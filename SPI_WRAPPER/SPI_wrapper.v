==> flow/design.v <==
module SPI_slave #(
    parameter IDLE = 3'b000,
    parameter CHK_CMD = 3'b001,
    parameter WRITE = 3'b010,
    parameter READ_ADD = 3'b011,
    parameter READ_DATA = 3'b100
  ) 
  (
    input clk,
    input rst_n,
    input MOSI,
    input SS_n,
    input [7:0] tx_data,
    input tx_valid,
    output  MISO,
    output  [9:0] rx_data,
    output  rx_valid
  );
  (*fsm_encoding = "gray"*)
  reg [2:0] cs, ns;
  reg read_ADD_DATA;
  reg [4:0] bit_count;
  reg [9 : 0] rx_data_reg ;
  reg MISO_reg;
  always@( cs or SS_n or MOSI )begin
   case (cs)
      IDLE : begin
        if(SS_n)
          ns = IDLE;
        else
          ns = CHK_CMD;
      end
      CHK_CMD : begin
        if(SS_n)
          ns = IDLE; 
        else if(SS_n == 0 && MOSI == 0)
          ns = WRITE;
        else if(SS_n == 0 && MOSI == 1 && read_ADD_DATA == 0) begin
          ns = READ_ADD; 
          read_ADD_DATA = 1;
        end
        else begin
          ns = READ_DATA;
          read_ADD_DATA = 0;
        end
      end
      WRITE : begin
        if(SS_n)
          ns = IDLE;
        else 
          ns = WRITE;
      end
      READ_ADD : begin
        if(SS_n)
          ns = IDLE;
        else 
          ns = READ_ADD;
      end
      default : begin
        if(SS_n)
          ns = IDLE;
        else 
          ns = READ_DATA;
      end
   endcase
  end
  always@(posedge clk) begin
    if(~rst_n)
      cs <= IDLE;
    else
      cs <= ns;
  end
  always@(posedge clk) begin
    if(~rst_n) begin
      read_ADD_DATA <= 0;
      rx_data_reg <= 0;
      bit_count <= 0;
      MISO_reg <=0;
    end
    else begin
      if(ns == IDLE || ns == CHK_CMD) begin
        bit_count <= 0;
      end
      else if( cs == WRITE || cs == READ_ADD ) begin
          if(bit_count != 10) begin
            rx_data_reg <= rx_data_reg + (MOSI << ( 9 - bit_count )) ;
            bit_count <= bit_count + 1;
          end
      end
      else if(cs == READ_DATA && !tx_valid) begin
        if(bit_count != 10) begin
            rx_data_reg <= rx_data_reg + (MOSI << ( 9 - bit_count )) ;
            bit_count <= bit_count + 1;
          end
      end
      else if(cs == READ_DATA && tx_valid) begin  
        if(bit_count != 18) begin
          MISO_reg <= tx_data >> (17 - bit_count);
          bit_count <= bit_count + 1;
        end
      end
    end
  end
  assign rx_data = rx_data_reg;
  assign rx_valid = ((cs == WRITE || cs == READ_DATA || cs == READ_ADD)) ? 1 : 0;
  assign MISO = MISO_reg;
endmodule 
module SPI_RAM #(
    parameter MEM_WIDTH = 8,
    parameter MEM_DEPTH = 256,
    parameter ADDR_SIZE = 8
  )
  (
    input clk,
    input rst_n,
    input [9:0] din,
    input rx_valid,
    output reg [MEM_WIDTH-1:0] dout,
    output reg tx_valid
  );
  reg [MEM_WIDTH-1:0] mem [MEM_DEPTH-1 : 0];
  reg [MEM_WIDTH-1:0] write_addr, read_addr;
  wire read_en, write_en, blk_select;
  always@(posedge clk) begin
    if(~rst_n) begin
      write_addr <=0;
      read_addr <=0;
      tx_valid <=0;
    end
    else if(rx_valid)begin
        case (din[9:8])
          2'b00 : write_addr <= din[7:0];
          2'b10 : read_addr <= din[7:0];
          2'b11 : tx_valid <=1;
        endcase
    end
    else
      tx_valid <= 0;
  end
  always@(posedge clk) begin
    if(~rst_n) 
      dout <= 0;
    else if(blk_select) begin
      if(write_en) begin
        mem[write_addr] <= din[7:0];  
      end
      if(read_en) begin
        dout <= mem[read_addr];
      end
    end
  end
assign blk_select = (rx_valid == 1 && (read_en || write_en)) ? 1 : 0;
assign read_en = (din[9:8] == 2'b11) ? 1 : 0;
assign write_en = (din[9:8] == 2'b01) ? 1 : 0;
endmodule
module SPI_wrapper(
    input clk,
    input rst_n,
    input MOSI,
    input SS_n,
    output MISO
  );
  wire [7:0] tx_data;  
  wire tx_valid;
  wire [9:0] rx_data;
  wire rx_valid;
  SPI_slave SLAVE (clk, rst_n, MOSI, SS_n, tx_data, tx_valid, MISO, rx_data, rx_valid);
  SPI_RAM RAM (clk, rst_n, rx_data, rx_valid, tx_data, tx_valid);  
endmodule : SPI_wrapper
### Reports on SPI_wrapper

Tool output for the design above, in the order of the flow.
Lines are those of the file above, counted from 1.
Cell names lack the library's common part.
Not given: --

| set-up | value |
|---|---|
| top | SPI_wrapper |
| clock port | clk |
| cell library | sky130hd |
| timing corner | tt_025C_1v80 |

### Word-level counts

Source: Yosys, flattened and elaborated, memories not mapped. Widths are those after wreduce. Registers that Yosys merges into a memory's read port (data or address) are not register bits. Print and check cells do not count. Equal cells are merged and count once.
Yosys's memory passes give these memory sizes; they may raise the number of words (mostly to a power of two), join words into wider ones and drop unused or constant bits.

| bit counts | value |
|---|---|
| bits in registers | 36 |
| RAM bits | 2,048 |
| clocked read ports x word width | 8 |
| memories kept | 1 |
| elaborated cells | 85 |

Memory list:

| name | words | bits a word | rd ports | wr ports | line | text |
|---|---|---|---|---|---|---|
| RAM.mem | 256 | 8 | 1 | 1 | 121 | `reg [MEM_WIDTH-1:0] mem [MEM_DEPTH-1 : 0];` |

| operators by class | value |
|---|---|
| $add $sub $neg | 4 |
| eq/ne operators | 10 |
| shifts and indexed selects | 2 |
| multiplexer cells | 29 |
| bitwise logic cells | 6 |
| reduce/logical cells | 26 |

Operators by type and width:

| kind | number |
|---|---|
| 8-bit two-way mux | 6 |
| 1-bit by 32-bit << shifter with 10-bit output | 1 |
| 8-bit by 32-bit right shift with 1-bit output | 1 |
| 10-bit two-way mux | 3 |
| 5-bit two-way mux | 5 |
| 2-bit AND reduction | 6 |
| 3-bit parallel mux with 4-bit select | 1 |
| 3-bit two-way mux | 4 |
| 10-bit adder | 1 |
| 1-bit two-way mux | 8 |
| 1-bit inverter | 6 |
| 3-bit by 1-bit == test with 1-bit output with constant B | 2 |
| 3-bit by 2-bit == test with 1-bit output with constant B | 2 |
| 3-bit logical NOT | 2 |
| 3-bit nonzero test | 2 |
| 4-bit by 5-bit subtractor with 6-bit output with constant A | 1 |
| 5-bit by 5-bit subtractor with 6-bit output with constant A | 1 |
| 1-bit logical AND | 5 |
| 1-bit logical OR | 5 |
| 5-bit by 1-bit adder with 5-bit output with constant B | 1 |
| 5-bit by 4-bit != test with 1-bit output with constant B | 1 |
| 5-bit != test with constant B | 1 |
| 5-bit AND reduction | 1 |
| 2-bit == test with constant B | 2 |
| 2-bit two-way mux | 2 |
| 3-bit == test with constant B | 1 |
| 1-bit logical NOT | 2 |
| 2-bit by 1-bit == test with 1-bit output with constant B | 1 |

Not listed: further kinds 3, cells in them 3.

### Depth

Depth = most cells in a row (Yosys ltp): at word level without a register or memory, in the mapped netlist without a sequential cell, where the memories' decode and read muxes count.

| depth | value |
|---|---|
| word-level depth | 10 |
| ABC_AREA | 0 |
| mapped depth | 18 |
| depth with buffers taken out | 17 |

### Synthesis result

Source: synth_stat.txt of the flow (Yosys; design flattened, memories mapped). It holds for the ABC_AREA given above (unset counts as 0); a run with the other value may have another netlist.

| mapped netlist | value |
|---|---|
| cell count | 3,902 |
| mapped area | 81,358.0 um^2 |
| area of sequential cells | 62,419.9 um^2 |
| flip-flop cells | 2,094 |

Cells by type:

| type | number | area in all (um^2) |
|---|---|---|
| edfxtp_1 | 2,048 | 6.15E+04 |
| mux4_2 | 464 | 1.05E+04 |
| mux2i_1 | 179 | 1.79E+03 |
| nor2_1 | 313 | 1.17E+03 |
| dfxtp_1 | 46 | 920.883 |
| a22oi_1 | 63 | 472.954 |
| o221ai_1 | 54 | 472.954 |
| clkbuf_1 | 94 | 352.838 |
| a211oi_1 | 44 | 330.317 |
| buf_2 | 65 | 325.312 |
| buf_6 | 28 | 315.302 |
| nor2b_1 | 50 | 312.8 |
| nand2_1 | 70 | 262.752 |
| buf_4 | 31 | 232.723 |
| a22o_1 | 26 | 227.718 |
| a21oi_1 | 44 | 220.211 |
| o22ai_1 | 29 | 181.424 |
| ha_1 | 13 | 162.656 |

Not listed: further types 45, cells in them 241.
By module: a second synthesis without flattening, with its own total; a netlist apart from the flattened one above.

| unflattened totals | value |
|---|---|
| cells (unflattened synthesis) | 4,117 |
| area total of the unflattened synthesis | 82,475.4 um^2 |

Each row is one instance without its submodules.

Modules:

| module | times used | cells | area (um^2) | seq. area (um^2) |
|---|---|---|---|---|
| SPI_RAM | 1 | 3,924 | 80,863.8 | 61,999.5 |
| SPI_slave | 1 | 193 | 1,611.5 | 420.4 |
| SPI_wrapper | 1 | 0 | 0.0 | 0.0 |

### Timing after synthesis

Path of least setup slack by OpenSTA after synthesis, without wires, with an ideal clock, recovery checks aside; 20% of the period is set as input and as output delay. Where synthesis merged equal registers, the netlist keeps one of their names.

| timing after synthesis | value |
|---|---|
| path type | register -> register |
| start point | register SLAVE.rx_data_reg[2] |
| end point | register SLAVE.rx_data_reg[8] |
| period | 6.5 ns |
| library setup time | 0.082 ns |
| data arrival time | 5.467 ns |
| required time | 6.418 ns |
| setup slack | 0.950 ns |
| path delay | 5.549 ns |
| driving pins on the path | 9 |
| buffers on the path | 0 |
| period reached after synthesis | 5.55 ns |

"path delay" is the arrival time less input delay plus setup time.
"driving pins on the path" counts driving pins, that of a launching flip-flop among them; a cell with two outputs on the path counts twice.
"period reached after synthesis" is the clock period less the worst setup slack; recovery checks do not enter. This is arithmetic on one report: input and output delays are still those of the set period (20% each).
The rows between start and end are the longest chain of elaborated cells between them; the timing report does not say that the signal goes this way. Where chains are equally long, one stands for them.
A line is the first line of the expression or statement that the cell stems from. Yosys adds cells for indexed reads and writes and turns some case tables into memories.
At most two assigning lines are given for a register; there are more.

| between the ends, after synthesis | value |
|---|---|
| cell sequence | dfxtp_1 ha_1 nor2b_1 o21ai_0 a21boi_0 o21a_1 o211a_1 or3b_2 o221ai_1 |
| cells in the longest elaborated chain | 4 |
| elaborated cells between the ends (all ways) | 4 |
| classes of those cells | add/sub: 1; mux: 3 |

RTL lines, path after synthesis:

| item | line | text |
|---|---|---|
| start: declaration | 23 | `reg [9 : 0] rx_data_reg ;` |
| start: assignment | 86 | `rx_data_reg <= rx_data_reg + (MOSI << ( 9 - bit_count )) ;` |
| start: assignment | 92 | `rx_data_reg <= rx_data_reg + (MOSI << ( 9 - bit_count )) ;` |
| 10-bit adder | 92 |  |
| 10-bit two-way mux | 91 | `if(bit_count != 10) begin` |
| 10-bit two-way mux | 90 | `else if(cs == READ_DATA && !tx_valid) begin` |
| 10-bit two-way mux | 84 | `else if( cs == WRITE \|\| cs == READ_ADD ) begin` |
| end: assignment | 86 |  |
| end: assignment | 92 |  |
| end: declaration | 23 |  |

### Timing after layout

From the final timing report of flow run A: the path of least setup slack in the routed layout; clock arrival at registers is part of the times.

| timing after layout | value |
|---|---|
| path type | register -> register |
| start point | register RAM.read_addr[0] |
| end point | register RAM.dout[2] |
| period | 7.01 ns |
| library setup time | 0.15 ns |
| data arrival time | 5.50 ns |
| required time | 7.74 ns |
| setup slack | 2.24 ns |
| driving pins on the path | 9 |
| buffers on the path | 1 |

| between the ends, after layout | value |
|---|---|
| cell sequence | dfxtp_4 buf_12 mux4_2 mux2i_1 nor2_1 a2111oi_2 nor2_1 a31oi_1 o2111ai_1 |

RTL lines, path after layout:

| item | line | text |
|---|---|---|
| start: declaration | 122 | `reg [MEM_WIDTH-1:0] write_addr, read_addr;` |
| start: assignment | 127 | `read_addr <=0;` |
| start: assignment | 133 | `2'b10 : read_addr <= din[7:0];` |
| end: declaration | 118 | `output reg [MEM_WIDTH-1:0] dout,` |

Chain of elaborated cells between the ends: none given.

Subject: flow runs of SPI_wrapper

Hi,

Record of 2 stored runs of the RTL-to-layout flow on SPI_wrapper, platform sky130hd. The runs are unordered. Constraints: input delay and output delay 20% of the set period each, output load 0.01 pF.
"period achieved" is the run's clock period less its worst setup slack. It is reckoned from that one timing run; input and output delays stay at 20% of the period that was set.
"time used up by the worst setup path" = time allowed to the worst setup path (clock period - input delay - output delay, where it has them) - its slack; a late launch clock adds to it, a late capture clock takes from it.
By "power" is meant OpenSTA's value without simulated activity: inputs other than the clock are taken to toggle once in ten clock periods, and the tool carries that through the logic.
Settings: . = not set for that run.

| run | period_ns | CORE_UTILIZATION | SETUP_SLACK_MARGIN | PLACE_DENSITY_LB_ADDON | CORE_ASPECT_RATIO | GPL_TIMING_DRIVEN | CTS_CLUSTER_DIAMETER | SLEW_MARGIN | MAX_ROUTING_LAYER | CAP_MARGIN | CORE_MARGIN | worst hold slack after layout (ns) | power (mW) | time used up by the worst setup path (ns) | critical path type | final utilization (%) | total die area (um^2) | area of the standard cells in the finished layout (um^2) | area of the synthesized netlist (um^2) | post-route setup TNS (ns) | period achieved (ns) | worst setup slack after layout (ns) |
|---|---|---|---|---|---|---|---|---|---|---|---|---|---|---|---|---|---|---|---|---|---|---|
| flow run A | 7.01 | 16 | 1.63 | 0.24 | 1.84 | 1 | 151 | 0 | met4 | 20 | 2 | 0.451 | 23.829 | 4.77 | register -> register | 18.9 | 514,472.0 | 95,754.3 | 81,358.0 | 0.000 | 4.767 | 2.243 |
| flow run B | 10.8 | 40 | . | . | . | . | . | 20 | . | 20 | 2 | 0.439 | 15.989 | 3.38 | input -> register | 45.1 | 207,020.0 | 91,163.7 | 81,358.0 | 0.000 | 5.540 | 5.260 |

Regards
